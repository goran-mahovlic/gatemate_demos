==> flow/design.v <==
module vga(
input wire clk_pixel,
input wire clk_pixel_ena,
input wire test_picture,
output wire fetch_next,
output wire [c_bits_x - 1:0] beam_x,
output wire [c_bits_y - 1:0] beam_y,
input wire [7:0] r_i,
input wire [7:0] g_i,
input wire [7:0] b_i,
output wire [7:0] vga_r,
output wire [7:0] vga_g,
output wire [7:0] vga_b,
output wire vga_hsync,
output wire vga_vsync,
output wire vga_vblank,
output wire vga_blank,
output wire vga_de
);
parameter [31:0] c_resolution_x=640;
parameter [31:0] c_hsync_front_porch=16;
parameter [31:0] c_hsync_pulse=96;
parameter [31:0] c_hsync_back_porch=44;
parameter [31:0] c_resolution_y=480;
parameter [31:0] c_vsync_front_porch=10;
parameter [31:0] c_vsync_pulse=2;
parameter [31:0] c_vsync_back_porch=31;
parameter [31:0] c_bits_x=10;
parameter [31:0] c_bits_y=10;
parameter [31:0] c_dbl_x=0;
parameter [31:0] c_dbl_y=0;
reg [c_bits_x - 1:0] CounterX;   
reg [c_bits_y - 1:0] CounterY;   
parameter c_hblank_on = c_resolution_x - 1;
parameter c_hsync_on = c_resolution_x + c_hsync_front_porch - 1;
parameter c_hsync_off = c_resolution_x + c_hsync_front_porch + c_hsync_pulse - 1;
parameter c_hblank_off = c_resolution_x + c_hsync_front_porch + c_hsync_pulse + c_hsync_back_porch - 1;
parameter c_frame_x = c_resolution_x + c_hsync_front_porch + c_hsync_pulse + c_hsync_back_porch - 1;   
parameter c_vblank_on = c_resolution_y - 1;
parameter c_vsync_on = c_resolution_y + c_vsync_front_porch - 1;
parameter c_vsync_off = c_resolution_y + c_vsync_front_porch + c_vsync_pulse - 1;
parameter c_vblank_off = c_resolution_y + c_vsync_front_porch + c_vsync_pulse + c_vsync_back_porch - 1;
parameter c_frame_y = c_resolution_y + c_vsync_front_porch + c_vsync_pulse + c_vsync_back_porch - 1;   
reg R_hsync; reg R_vsync; reg R_blank; reg R_disp;   
reg R_disp_early; reg R_vdisp;   
reg R_blank_early; reg R_vblank;   
reg R_fetch_next;
reg [7:0] R_vga_r; reg [7:0] R_vga_g; reg [7:0] R_vga_b;   
wire [7:0] W; wire [7:0] A; wire [7:0] T;
wire [5:0] Z;
  always @(posedge clk_pixel) begin
    if(clk_pixel_ena == 1'b1) begin
      if(CounterX == c_frame_x) begin
        CounterX <= {((c_bits_x - 1)-(0)+1){1'b0}};
        if(CounterY == c_frame_y) begin
          CounterY <= {((c_bits_y - 1)-(0)+1){1'b0}};
        end
        else begin
          CounterY <= CounterY + 1;
        end
      end
      else begin
        CounterX <= CounterX + 1;
      end
      R_fetch_next <= R_disp_early;
    end
    else begin
      R_fetch_next <= 1'b0;
    end
  end
  assign beam_x = CounterX;
  assign beam_y = CounterY;
  assign fetch_next = R_fetch_next;
  always @(posedge clk_pixel) begin
    if(CounterX == c_hblank_on) begin
      R_blank_early <= 1'b1;
      R_disp_early <= 1'b0;
    end
    else if(CounterX == c_hblank_off) begin
      R_blank_early <= R_vblank;
      R_disp_early <= R_vdisp;
    end
  end
  always @(posedge clk_pixel) begin
    if(CounterX == c_hsync_on) begin
      R_hsync <= 1'b1;
    end
    else if(CounterX == c_hsync_off) begin
      R_hsync <= 1'b0;
    end
  end
  always @(posedge clk_pixel) begin
    if(CounterY == c_vblank_on) begin
      R_vblank <= 1'b1;
      R_vdisp <= 1'b0;
    end
    else if(CounterY == c_vblank_off) begin
      R_vblank <= 1'b0;
      R_vdisp <= 1'b1;
    end
  end
  always @(posedge clk_pixel) begin
    if(CounterY == c_vsync_on) begin
      R_vsync <= 1'b1;
    end
    else if(CounterY == c_vsync_off) begin
      R_vsync <= 1'b0;
    end
  end
  assign A = (CounterX[7:5]) == 3'b010 && (CounterY[7:5]) == 3'b010 ? {8{1'b1}} : {8{1'b0}};
  assign W = CounterX[7:0] == CounterY[7:0] ? {8{1'b1}} : {8{1'b0}};
  assign Z = (CounterY[4:3]) == ( ~(CounterX[4:3])) ? {6{1'b1}} : {6{1'b0}};
  assign T = {8{CounterY[6]}};
  always @(posedge clk_pixel) begin
    if(R_blank == 1'b1) begin
      R_vga_r <= {8{1'b0}};
      R_vga_g <= {8{1'b0}};
      R_vga_b <= {8{1'b0}};
    end
    else begin
      R_vga_r <= (({(CounterX[5:0]) & Z,2'b00}) | W) &  ~A;
      R_vga_g <= (((CounterX[7:0]) & T) | W) &  ~A;
      R_vga_b <= (CounterY[7:0]) | W | A;
    end
    R_blank <= R_blank_early;
    R_disp <= R_disp_early;
  end
  assign vga_r = R_vga_r;
  assign vga_g = R_vga_g;
  assign vga_b = R_vga_b;
  assign vga_hsync = R_hsync;
  assign vga_vsync = R_vsync;
  assign vga_blank = R_blank;
  assign vga_vblank = R_vblank;
  assign vga_de = R_disp;
endmodule
Tool chain data of vga
Tool output for the design above, in the order of the flow.
Lines are those of the file above, counted from 1.
Operators: Yosys type, input widths -> output width; for muxes data width and select width s.
Library cell names are shortened.
Not given: n/a
- top module: vga
- clock: clk_pixel
- standard-cell library: sky130hd
- timing corner: tt_025C_1v80

Word level
Counts by Yosys on the flattened word-level netlist (proc, flatten, opt, wreduce; memories kept). Register bits leave out memories and registers merged into their read ports (data or address); mux counts leave out enables and synchronous resets folded into registers. Print and check cells are left out. Cells with the same type and inputs are merged into one.
- flip-flop bits (word level): 53
- input bits: 27
- output and inout port bits: 50
- noted elaborated cells: 43
- noted add/sub/neg operators: 2
- equal/unequal tests at 12
- multiplexer cells at 3
- noted bitwise gates (word level): 10
- reductions and logical operators: 2
- operator list (cell ; count):
    $eq 10x10->1 const B ; 5
    $or 8x8->8 ; 4
    $eq 10x9->1 const B ; 3
    $and 8x8->8 ; 3
    $add 10x1->10 const B ; 2
    $mux 8 ; 2
    $eq 8x8->1 ; 1
    $not 8->8 ; 1
    $eq 3x2->1 const B ; 2
    $and 6x6->6 ; 1
    $mux 6 ; 1
    $eq 2x2->1 ; 1
    $not 2->2 ; 1
    $reduce_and 2->1 ; 1
    $logic_and 1x1->1 ; 1

Depth
Yosys ltp: most cells in a row. Word level: on the elaborated netlist, between registers, memories and ports. Mapped: between sequential cells and ports; inverters and the memories' decode and read muxes count.
- word-level depth at 6
- ABC_AREA at 0
- mapped depth: 7
- gate-level depth less buffers: 6

Mapped cells and area
Source: synth_stat.txt of the flow (Yosys; design flattened, memories mapped). It holds for the ABC_AREA given above (unset counts as 0); a run with the other value may have another netlist.
- noted mapped cells: 212
- cell area after synthesis at 2263.4 µm²
- sequential part of the area: 1241.2 µm²
- flip-flop cells at 52
- noted buffer cells: 16
- cell types (type ; count ; total area (µm²)):
    dfxtp_1 ; 32 ; 640.614
    edfxtp_1 ; 20 ; 600.576
    xnor2_1 ; 11 ; 96.342
    xor2_1 ; 11 ; 96.342
    nor2_1 ; 22 ; 82.579
    a21oi_1 ; 15 ; 75.072
    nand2_1 ; 20 ; 75.072
    ha_1 ; 5 ; 62.56
    a31oi_1 ; 8 ; 50.048
    buf_6 ; 4 ; 45.043
    inv_1 ; 11 ; 41.29
    buf_4 ; 4 ; 30.029
    nand3_1 ; 6 ; 30.029
    nand4bb_4 ; 1 ; 27.526
    nand4_1 ; 4 ; 25.024
    nor4_4 ; 1 ; 21.27
    buf_2 ; 4 ; 20.019
    mux2i_1 ; 2 ; 20.019
Other cell types: 22; their cells: 31.

Timing after synthesis
Path of least setup slack by OpenSTA after synthesis, without wires, with an ideal clock, recovery checks aside; 20% of the period is set as input and as output delay. Where synthesis merged equal registers, the netlist keeps one of their names.
- path kind: reg-to-reg
- start: reg CounterX[0]
- end: reg CounterY[0]
- period at 2910 ps
- library setup time at 343 ps
- noted launch time at the first pin: 0 ps
- noted arrival: 1669 ps
- noted required time: 2567 ps
- slack: 898 ps
- path delay: 2012 ps
- stages on the path at 5
- path buffers at 0
- synthesis period reached: 2012 ps
"path delay" = arrival - input delay + setup time.
"stages on the path" counts driving pins, that of a launching flip-flop among them; a cell with two outputs on the path counts twice.
"synthesis period reached" = period - worst setup slack (recovery checks aside). The figure is calculated, with input and output delays left at 20% of the set period.
Between the ends stands the longest chain of elaborated cells between them, by number of cells; it is not shown to be the way that was timed. Of several equally long chains one is given.
A line is the first line of the expression or statement that the cell stems from. Yosys adds cells for indexed reads and writes and turns some case tables into memories.
- cells stage by stage: edfxtp_1 ha_1 nand3_2 nor4_4 and2_1
- cells in the longest elaborated chain at 2
- elaborated cells on any way between the ends at 2
- classes of those cells: eq/ne: 1; reduce/logical: 1
- ends and longest elaborated chain, after synthesis (item ; RTL line ; RTL):
    start, declared ; 32 ; reg [c_bits_x - 1:0] CounterX;
    start, assigned ; 54 ; CounterX <= {((c_bits_x - 1)-(0)+1){1'b0}};
    start, assigned ; 63 ; CounterX <= CounterX + 1;
    $eq 10x10->1 ; 53 ; if(CounterX == c_frame_x) begin
    $reduce_and 2->1 ; n/a ;
    end, assigned ; 56 ; CounterY <= {((c_bits_y - 1)-(0)+1){1'b0}};
    end, assigned ; 59 ; CounterY <= CounterY + 1;
    end, declared ; 33 ; reg [c_bits_y - 1:0] CounterY;

Worst path after layout
From the final timing report of job 1: the path of least setup slack in the routed layout; clock arrival at registers is part of the times.
The path's times are printed in steps of 10 ps; the period is the one set.
- path kind: reg-to-output
- start: reg CounterY[6]
- end: out beam_y[6]
- period at 3720 ps
- external output delay at 740 ps
- noted launch time at the first pin: 290 ps
- noted arrival: 1630 ps
- noted required time: 2980 ps
- slack: 1350 ps
- stages on the path at 2
- path buffers at 1
- cells stage by stage: edfxtp_1 clkdlybuf4s50_1
- cells in the longest elaborated chain at 0
- elaborated cells on any way between the ends at 0
- source lines of those cells: 0
- ends and longest elaborated chain, after layout (item ; RTL line ; RTL):
    start, declared ; 33 ; reg [c_bits_y - 1:0] CounterY;
    start, assigned ; 56 ; CounterY <= {((c_bits_y - 1)-(0)+1){1'b0}};
    start, assigned ; 59 ; CounterY <= CounterY + 1;
    end, declared ; 7 ; output wire [c_bits_y - 1:0] beam_y,

Hand-over note for vga

vga through Yosys and OpenROAD on sky130hd: 2 stored runs, unordered, with their settings and measured results. The constraints put input and output delay at 20% of the set period each and load the outputs with 0.01 pF.
"achieved period" means the clock period less the worst setup slack. The figure is calculated, with input and output delays left at 20% of the set period.
"time of the worst setup path" means the part of the period allowed to the worst setup path (the constraints hold back 20% at inputs and 20% at outputs) less its slack; where the path has registers, the arrival times of their clocks count too.
"total power after layout" is the tool's figure for a default switching activity; nothing was simulated.
"time of the worst setup path" is known to 10 ps.

Job 1

==> flow/run.sh <==
#!/bin/bash
# the make line also repeats the synthesis and layout settings of config.mk as NAME=value (left out here)
make -C /OpenROAD-flow-scripts/flow DESIGN_CONFIG=/design/flow/config.mk WORK_HOME=/design/flow/orfs CLKGATE_MAP_FILE= finish
==> flow/config.mk <==
export PLATFORM = sky130hd
export DESIGN_NAME = vga
export DESIGN_NICKNAME = vga
export VERILOG_FILES = /design/flow/design.v
export SDC_FILE = /design/flow/constraint.sdc
export NUM_CORES = 4
export LEC_CHECK = 0
export CAP_MARGIN = 20
export CELL_PAD_IN_SITES_GLOBAL_PLACEMENT = 2
export CORE_MARGIN = 8
export CORE_UTILIZATION = 44
export MAX_ROUTING_LAYER = met4
export MIN_ROUTING_LAYER = met1
export PLACE_DENSITY_LB_ADDON = 0.23
export SETUP_SLACK_MARGIN = 1.02
export SLEW_MARGIN = 20
export TNS_END_PERCENT = 15
==> flow/constraint.sdc <==
create_clock -name core_clock -period 3.72 [get_ports {clk_pixel}]
set_input_delay 0.7440 -clock core_clock [delete_from_list [all_inputs] [get_ports {clk_pixel}]]
set_output_delay 0.7440 -clock core_clock [all_outputs]
set_load 0.01 [all_outputs]

Measured in job 1:
- noted the chip area after synthesis (Yosys): 2263.4 µm²
- utilization of the finished layout: 0.565
- setup total negative slack at 0 ps
- die footprint: 7694.8 µm²
- noted the achieved period: 2370 ps
- standard-cell area after layout: 2846.5 µm²
- noted the time of the worst setup path: 1630 ps
- kind of the worst setup path: reg-to-output
- lowest setup slack at 1350 ps
- noted the total power after layout: 1.105 mW

Job 2

==> flow/run.sh <==
#!/bin/bash
# the make line also repeats the synthesis and layout settings of config.mk as NAME=value (left out here)
make -C /OpenROAD-flow-scripts/flow DESIGN_CONFIG=/design/flow/config.mk WORK_HOME=/design/flow/orfs CLKGATE_MAP_FILE= finish
==> flow/config.mk <==
export PLATFORM = sky130hd
export DESIGN_NAME = vga
export DESIGN_NICKNAME = vga
export VERILOG_FILES = /design/flow/design.v
export SDC_FILE = /design/flow/constraint.sdc
export NUM_CORES = 4
export LEC_CHECK = 0
export ABC_AREA = 0
export CAP_MARGIN = 20
export CORE_MARGIN = 2
export CORE_UTILIZATION = 32
export CTS_CLUSTER_SIZE = 53
export GPL_ROUTABILITY_DRIVEN = 0
export MAX_ROUTING_LAYER = met5
export MIN_ROUTING_LAYER = met1
export PLACE_DENSITY_LB_ADDON = 0.08
export SETUP_SLACK_MARGIN = 0.5
export SLEW_MARGIN = 20
export TNS_END_PERCENT = 100
==> flow/constraint.sdc <==
create_clock -name core_clock -period 1.76 [get_ports {clk_pixel}]
set_input_delay 0.3520 -clock core_clock [delete_from_list [all_inputs] [get_ports {clk_pixel}]]
set_output_delay 0.3520 -clock core_clock [all_outputs]
set_load 0.01 [all_outputs]

Measured in job 2:
- standard-cell area after layout: 4057.6 µm²
- noted the total power after layout: 2.702 mW
- setup total negative slack at 0 ps
- noted the chip area after synthesis (Yosys): 2263.4 µm²
- noted the achieved period: 1655 ps
- lowest setup slack at 105 ps
- die footprint: 7761.6 µm²
- utilization of the finished layout: 0.594
- noted the time of the worst setup path: 1650 ps
- kind of the worst setup path: reg-to-reg

End of note.
