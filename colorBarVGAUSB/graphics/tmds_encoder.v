==> flow/design.v <==
module TMDS_encoder (
	input  wire       i_clk,
	input  wire [7:0] i_data,
	input  wire       i_c0,
	input  wire       i_c1,
	input  wire       i_de,
	output reg  [9:0] o_data
);
	wire [8:0] dat_xor_s, dat_xnor_s;
	assign dat_xor_s[0] = i_data[0];
	assign dat_xnor_s[0] = i_data[0];
	genvar l_inst;
	generate
	for (l_inst = 1; l_inst < 8; l_inst = l_inst + 1) begin
		assign dat_xor_s[l_inst]  = i_data[l_inst] ^ dat_xor_s[l_inst-1];
		assign dat_xnor_s[l_inst] = ~(i_data[l_inst] ^ dat_xnor_s[l_inst-1]);
	end
	endgenerate
	assign dat_xor_s[8] = 1'b1;
	assign dat_xnor_s[8] = 1'b0;
	wire [3:0] N1_in = i_data[0] + i_data[1] + i_data[2] + i_data[3] +
					i_data[4] + i_data[5] + i_data[6] + i_data[7];
	wire [8:0] q_m = (N1_in > 4 || (N1_in == 4 && i_data[0] == 0))?dat_xnor_s : dat_xor_s;
	wire [8:0] q_m_n = ~q_m;
	wire signed [4:0] N1 = {4'b0,q_m[0]} + {4'b0,q_m[1]}
			+ {4'b0,q_m[2]} + {4'b0,q_m[3]} + {4'b0,q_m[4]}
			+ {4'b0,q_m[5]} + {4'b0,q_m[6]} + {4'b0,q_m[7]};
	wire signed [4:0] N0 = 5'b01000 - N1;
	wire signed [4:0] disparity = N1 - N0;
	reg signed [4:0] cntTm;
	always @(posedge i_clk) begin
		if (cntTm == 5'b0 || disparity == 5'b0) begin
			if (q_m[8] == 1'b1) begin
				o_data <= {2'b01, q_m[7:0]};
				cntTm <= cntTm + disparity;
			end else begin
				o_data <= {2'b10, q_m_n[7:0]};
				cntTm <= cntTm - disparity;
			end
		end else if (cntTm[4] ^ disparity[4]) begin
			o_data <= {1'b0, q_m};
			cntTm <= cntTm - $signed({3'b0, q_m_n[8], 1'b0})
					+ disparity;
		end else begin
			o_data <= {1'b1, q_m[8], q_m_n[7:0]};
			cntTm <= cntTm + {3'b0, q_m[8], 1'b0}
					- disparity;
		end
		if (!i_de) begin
			case ({i_c1,i_c0})
			2'b00:
				o_data <= 10'b1101010100;  
			2'b01:
				o_data <= 10'b0010101011;  
			2'b10:
				o_data <= 10'b0101010100;  
			2'b11:
				o_data <= 10'b1010101011;  
			endcase
			cntTm <= 5'b0;
		end
	end
endmodule
Tool chain data of TMDS_encoder
The steps from the RTL of TMDS_encoder to its reports follow in flow order.
Line numbers count from 1 in the design file above.
The mark n/a stands for no value.
Inputs
  top: TMDS_encoder
  clock input: i_clk
  standard-cell library: sky130hd
  timing corner: tt_025C_1v80

Word level
Yosys after proc, flatten, opt, wreduce and memory -nomap, before mapping. Enables and synchronous resets that opt folds into registers are not counted as muxes. Memory bits, and registers merged into a memory's read port (data or address), are not among the register bits. Print and check cells are not counted. Equal cells are merged and count once.
Bit counts
  register bits after elaboration: 15
  input bits: 12
  elaborated cells: 67
Cells by class
  $add $sub $neg: 22
  magnitude comparators: 1
  eq/ne operators: 4
  muxes and demuxes: 9
  bitwise operators: 23
  reduce/logical cells: 6
Operators by type and width (count)
  parallel mux 10 bit (select 4 bit): 1
  2-to-1 mux 10 bit: 4
  adder 4 x 1 -> 4 bit: 4
  adder 5 x 1 -> 5 bit: 3
  subtractor 5 bit: 3
  2-to-1 mux 5 bit: 3
  XOR 1 bit: 14
  adder 5 bit: 2
  logical NOT 5 bit: 2
  NOT 9 bit: 1
  2-to-1 mux 9 bit: 1
  NOT 1 bit: 8
  adder 3 x 1 -> 4 bit: 2
  adder 2 x 1 -> 3 bit: 2
  adder 4 x 1 -> 5 bit: 1
  subtractor 4 x 5 -> 5 bit (first input constant): 1
  adder 5 x 2 -> 5 bit: 1
  subtractor 5 x 3 -> 5 bit: 1
  adder 1 x 1 -> 2 bit: 2
  == test 2 bit (second input constant): 2
  greater-than comparator 4 x 3 -> 1 bit (second input constant): 1
  == test 4 x 3 -> 1 bit (second input constant): 1
  logical OR 1 bit: 2
  == test 2 x 1 -> 1 bit (second input constant): 1
  logical NOT 2 bit: 1
  logical AND 1 bit: 1

Depth
Depth = most cells in a row (Yosys ltp): at word level without a register or memory, in the mapped netlist without a sequential cell, where the memories' decode and read muxes count.
Depth
  depth after elaboration: 28
  ABC_AREA: 0
  gate-level depth with buffers: 27

After synthesis
Source: synth_stat.txt of the flow (Yosys; design flattened, memories mapped). It holds for the ABC_AREA given above (unset counts as 0); a run with the other value may have another netlist.
Cell types
  sky130_fd_sc_hd__dfxtp_1: count 14, area in all 280.269 um^2
  sky130_fd_sc_hd__ha_1: count 22, area in all 275.264 um^2
  sky130_fd_sc_hd__fa_1: count 13, area in all 260.25 um^2
  sky130_fd_sc_hd__xnor2_1: count 15, area in all 131.376 um^2
  sky130_fd_sc_hd__inv_1: count 33, area in all 123.869 um^2
  sky130_fd_sc_hd__xnor2_4: count 3, area in all 82.579 um^2
  sky130_fd_sc_hd__xor2_1: count 9, area in all 78.826 um^2
  sky130_fd_sc_hd__o21ai_0: count 8, area in all 40.038 um^2
  sky130_fd_sc_hd__a211oi_1: count 4, area in all 30.029 um^2
  sky130_fd_sc_hd__mux2i_1: count 3, area in all 30.029 um^2
  sky130_fd_sc_hd__o211ai_1: count 4, area in all 30.029 um^2
  sky130_fd_sc_hd__xnor3_2: count 1, area in all 23.773 um^2
  sky130_fd_sc_hd__xor3_1: count 1, area in all 23.773 um^2
  sky130_fd_sc_hd__mux2i_4: count 1, area in all 22.522 um^2
  sky130_fd_sc_hd__xnor3_1: count 1, area in all 22.522 um^2
  sky130_fd_sc_hd__a21oi_1: count 4, area in all 20.019 um^2
  sky130_fd_sc_hd__nor2_1: count 5, area in all 18.768 um^2
  sky130_fd_sc_hd__nor2b_1: count 3, area in all 18.768 um^2
Not listed: further types 17, cells in them 25.
Synthesis totals
  standard cells after synthesis: 169
  mapped area: 1660.3 um^2
  sequential area: 280.3 um^2
  flip-flop cells: 14
  buffer cells: 4

Timing after synthesis
Path of least setup slack by OpenSTA after synthesis, without wires, with an ideal clock, recovery checks aside; 20% of the period is set as input and as output delay. Where synthesis merged equal registers, the netlist keeps one of their names.
Timing path after synthesis
  path kind: input -> register
  from: in i_data[0]
  to: reg cntTm[4]
  clock period: 14.3 ns
  setup time: 0.116 ns
  arrival time: 9.939 ns
  setup slack: 4.244 ns
  path delay: 7.195 ns
  stages: 27
  period reached after synthesis: 10.056 ns
"path delay" = arrival - input delay + setup time.
"stages" counts driving pins, that of a launching flip-flop among them; a cell with two outputs on the path counts twice.
"period reached after synthesis" = period - worst setup slack (recovery checks aside). The figure is calculated, with input and output delays left at 20% of the set period.
The rows between start and end are the longest chain of elaborated cells between them; the timing report does not say that the signal goes this way. Where chains are equally long, one stands for them.
Each line given opens the expression or statement behind the cell; cells for indexed reads and writes are added by Yosys, which also makes memories of some case tables.
At most two assigning lines are given for a register; there are more.
Between the ends, after synthesis
  cells stage by stage: sky130_fd_sc_hd__inv_1 > sky130_fd_sc_hd__fa_1 > sky130_fd_sc_hd__fa_1 > sky130_fd_sc_hd__fa_1 > sky130_fd_sc_hd__inv_1 > sky130_fd_sc_hd__ha_1 > sky130_fd_sc_hd__fa_1 > sky130_fd_sc_hd__nor3b_1 > sky130_fd_sc_hd__o22ai_1 > sky130_fd_sc_hd__clkbuf_1 > sky130_fd_sc_hd__xnor2_1 > sky130_fd_sc_hd__fa_1 > sky130_fd_sc_hd__fa_1 > sky130_fd_sc_hd__inv_1 > sky130_fd_sc_hd__fa_1 > sky130_fd_sc_hd__ha_1 > sky130_fd_sc_hd__inv_1 > sky130_fd_sc_hd__fa_1 > sky130_fd_sc_hd__ha_1 > sky130_fd_sc_hd__nand2_1 > sky130_fd_sc_hd__o21ai_0 > sky130_fd_sc_hd__ha_1 > sky130_fd_sc_hd__a21o_1 > sky130_fd_sc_hd__a21oi_1 > sky130_fd_sc_hd__xor2_1 > sky130_fd_sc_hd__xnor2_1 > sky130_fd_sc_hd__o211a_1
  length of the longest elaborated chain: 23
RTL lines, path after synthesis
  start: declaration: line 3  | input wire [7:0] i_data,
  adder 1 x 1 -> 2 bit: line 21  | wire [3:0] N1_in = i_data[0] + i_data[1] + i_data[2] + i_data[3] +
  adder 2 x 1 -> 3 bit: line 21
  adder 3 x 1 -> 4 bit: line 21
  adder 4 x 1 -> 4 bit (4 in a row): line 21
  == test 4 x 3 -> 1 bit: line 23  | wire [8:0] q_m = (N1_in > 4 || (N1_in == 4 && i_data[0] == 0))?dat_xnor_s : dat_xor_s;
  logical AND 1 bit: line 23
  logical OR 1 bit: line 23
  (+4 left out)
  adder 4 x 1 -> 5 bit: line 25  | wire signed [4:0] N1 = {4'b0,q_m[0]} + {4'b0,q_m[1]}
  adder 5 x 1 -> 5 bit (3 in a row): line 25
  subtractor 4 x 5 -> 5 bit: line 28  | wire signed [4:0] N0 = 5'b01000 - N1;
  subtractor 5 bit: line 29  | wire signed [4:0] disparity = N1 - N0;
  subtractor 5 bit: line 46  | cntTm <= cntTm + {3'b0, q_m[8], 1'b0}
  2-to-1 mux 5 bit: line 40  | end else if (cntTm[4] ^ disparity[4]) begin
  2-to-1 mux 5 bit: line 32  | if (cntTm == 5'b0 || disparity == 5'b0) begin
  end: assignment: line 35  | cntTm <= cntTm + disparity;
  end: assignment: line 38  | cntTm <= cntTm - disparity;
  end: declaration: line 30  | reg signed [4:0] cntTm;

Worst path after layout
From the final timing report of flow run 1: the path of least setup slack in the routed layout; clock arrival at registers is part of the times.
Timing path post-layout
  path kind: input -> register
  from: in i_data[0]
  to: reg o_data[7]
  clock period: 12.4 ns
  setup time: 0.07 ns
  arrival time: 10.94 ns
  setup slack: 1.63 ns
  stages: 26
The rows between start and end are the longest chain of elaborated cells between them; the timing report does not say that the signal goes this way. Where chains are equally long, one stands for them.
At most two assigning lines are given for a register; there are more.
Between the ends, post-layout
  cells stage by stage: sky130_fd_sc_hd__clkdlybuf4s50_1 > sky130_fd_sc_hd__inv_1 > sky130_fd_sc_hd__fa_1 > sky130_fd_sc_hd__fa_1 > sky130_fd_sc_hd__fa_1 > sky130_fd_sc_hd__inv_1 > sky130_fd_sc_hd__ha_1 > sky130_fd_sc_hd__fa_1 > sky130_fd_sc_hd__nor3b_1 > sky130_fd_sc_hd__o22ai_1 > sky130_fd_sc_hd__clkbuf_1 > sky130_fd_sc_hd__xor2_1 > sky130_fd_sc_hd__fa_1 > sky130_fd_sc_hd__fa_1 > sky130_fd_sc_hd__inv_1 > sky130_fd_sc_hd__fa_1 > sky130_fd_sc_hd__ha_1 > sky130_fd_sc_hd__inv_1 > sky130_fd_sc_hd__fa_1 > sky130_fd_sc_hd__xnor2_1 > sky130_fd_sc_hd__and3_1 > sky130_fd_sc_hd__ha_1 > sky130_fd_sc_hd__nor2_1 > sky130_fd_sc_hd__mux2i_4 > sky130_fd_sc_hd__xor3_1 > sky130_fd_sc_hd__o21ai_1
  length of the longest elaborated chain: 24
RTL lines, path post-layout
  start: declaration: line 3  | input wire [7:0] i_data,
  adder 1 x 1 -> 2 bit: line 21  | wire [3:0] N1_in = i_data[0] + i_data[1] + i_data[2] + i_data[3] +
  adder 2 x 1 -> 3 bit: line 21
  adder 3 x 1 -> 4 bit: line 21
  adder 4 x 1 -> 4 bit (4 in a row): line 21
  == test 4 x 3 -> 1 bit: line 23  | wire [8:0] q_m = (N1_in > 4 || (N1_in == 4 && i_data[0] == 0))?dat_xnor_s : dat_xor_s;
  logical AND 1 bit: line 23
  logical OR 1 bit: line 23
  (+5 left out)
  adder 5 x 1 -> 5 bit (3 in a row): line 25  | wire signed [4:0] N1 = {4'b0,q_m[0]} + {4'b0,q_m[1]}
  subtractor 4 x 5 -> 5 bit: line 28  | wire signed [4:0] N0 = 5'b01000 - N1;
  subtractor 5 bit: line 29  | wire signed [4:0] disparity = N1 - N0;
  XOR 1 bit: line 40  | end else if (cntTm[4] ^ disparity[4]) begin
  2-to-1 mux 10 bit: line 40
  2-to-1 mux 10 bit: line 32  | if (cntTm == 5'b0 || disparity == 5'b0) begin
  2-to-1 mux 10 bit: line 49  | if (!i_de) begin
  end: assignment: line 41  | o_data <= {1'b0, q_m};
  end: assignment: line 45  | o_data <= {1'b1, q_m[8], q_m_n[7:0]};
  end: declaration: line 7  | output reg [9:0] o_data

--- measured runs ---
Stored flow runs of TMDS_encoder (2 of them; Yosys, OpenROAD, sky130hd). They differ in their settings and are not a sequence. Constraints: input delay and output delay 20% of the set period each, output load 0.01 pF.
"worst setup path time" is the time allowed to the run's worst setup path (the clock period less input and output delay, where it has them) less its slack. Clock arrival times count: a late capture clock shortens it, a late launch clock lengthens it.

Flow run 1
==> flow/run.sh <==
#!/bin/bash
# the make line also repeats the synthesis and layout settings of config.mk as NAME=value (left out here)
make -C /OpenROAD-flow-scripts/flow DESIGN_CONFIG=/design/flow/config.mk WORK_HOME=/design/flow/orfs CLKGATE_MAP_FILE= finish
==> flow/config.mk <==
export PLATFORM = sky130hd
export DESIGN_NAME = TMDS_encoder
export DESIGN_NICKNAME = TMDS_encoder
export VERILOG_FILES = /design/flow/design.v
export SDC_FILE = /design/flow/constraint.sdc
export NUM_CORES = 4
export LEC_CHECK = 0
export CAP_MARGIN = 20
export CORE_MARGIN = 5
export CORE_UTILIZATION = 17
export GPL_TIMING_DRIVEN = 0
export MIN_ROUTING_LAYER = met2
export PLACE_DENSITY_LB_ADDON = 0.07
export SLEW_MARGIN = 20
==> flow/constraint.sdc <==
create_clock -name core_clock -period 12.4 [get_ports {i_clk}]
set_input_delay 2.4800 -clock core_clock [delete_from_list [all_inputs] [get_ports {i_clk}]]
set_output_delay 2.4800 -clock core_clock [all_outputs]
set_load 0.01 [all_outputs]

==> results of flow run 1 <==
chip area after synthesis (Yosys): 1,660.3 um^2
die area: 11,842.9 um^2
utilization: 21.5 %
worst setup slack after layout: 1.630 ns
worst hold slack: 0.792 ns
worst setup path time: 8.29 ns
worst setup path kind: input -> register

Flow run 2
==> flow/run.sh <==
#!/bin/bash
# the make line also repeats the synthesis and layout settings of config.mk as NAME=value (left out here)
make -C /OpenROAD-flow-scripts/flow DESIGN_CONFIG=/design/flow/config.mk WORK_HOME=/design/flow/orfs CLKGATE_MAP_FILE= finish
==> flow/config.mk <==
export PLATFORM = sky130hd
export DESIGN_NAME = TMDS_encoder
export DESIGN_NICKNAME = TMDS_encoder
export VERILOG_FILES = /design/flow/design.v
export SDC_FILE = /design/flow/constraint.sdc
export NUM_CORES = 4
export LEC_CHECK = 0
export ABC_AREA = 1
export CAP_MARGIN = 0
export CELL_PAD_IN_SITES_DETAIL_PLACEMENT = 2
export CELL_PAD_IN_SITES_GLOBAL_PLACEMENT = 2
export CORE_ASPECT_RATIO = 1.94
export CORE_MARGIN = 2
export CORE_UTILIZATION = 69
export HOLD_SLACK_MARGIN = -0.02
export PLACE_DENSITY_LB_ADDON = 0.13
export SETUP_SLACK_MARGIN = 2.96
export SLEW_MARGIN = 20
export TNS_END_PERCENT = 95
==> flow/constraint.sdc <==
create_clock -name core_clock -period 10.5 [get_ports {i_clk}]
set_input_delay 2.1000 -clock core_clock [delete_from_list [all_inputs] [get_ports {i_clk}]]
set_output_delay 2.1000 -clock core_clock [all_outputs]
set_load 0.01 [all_outputs]

==> results of flow run 2 <==
did not finish, placement stopped with FLW-0024
--- end ---
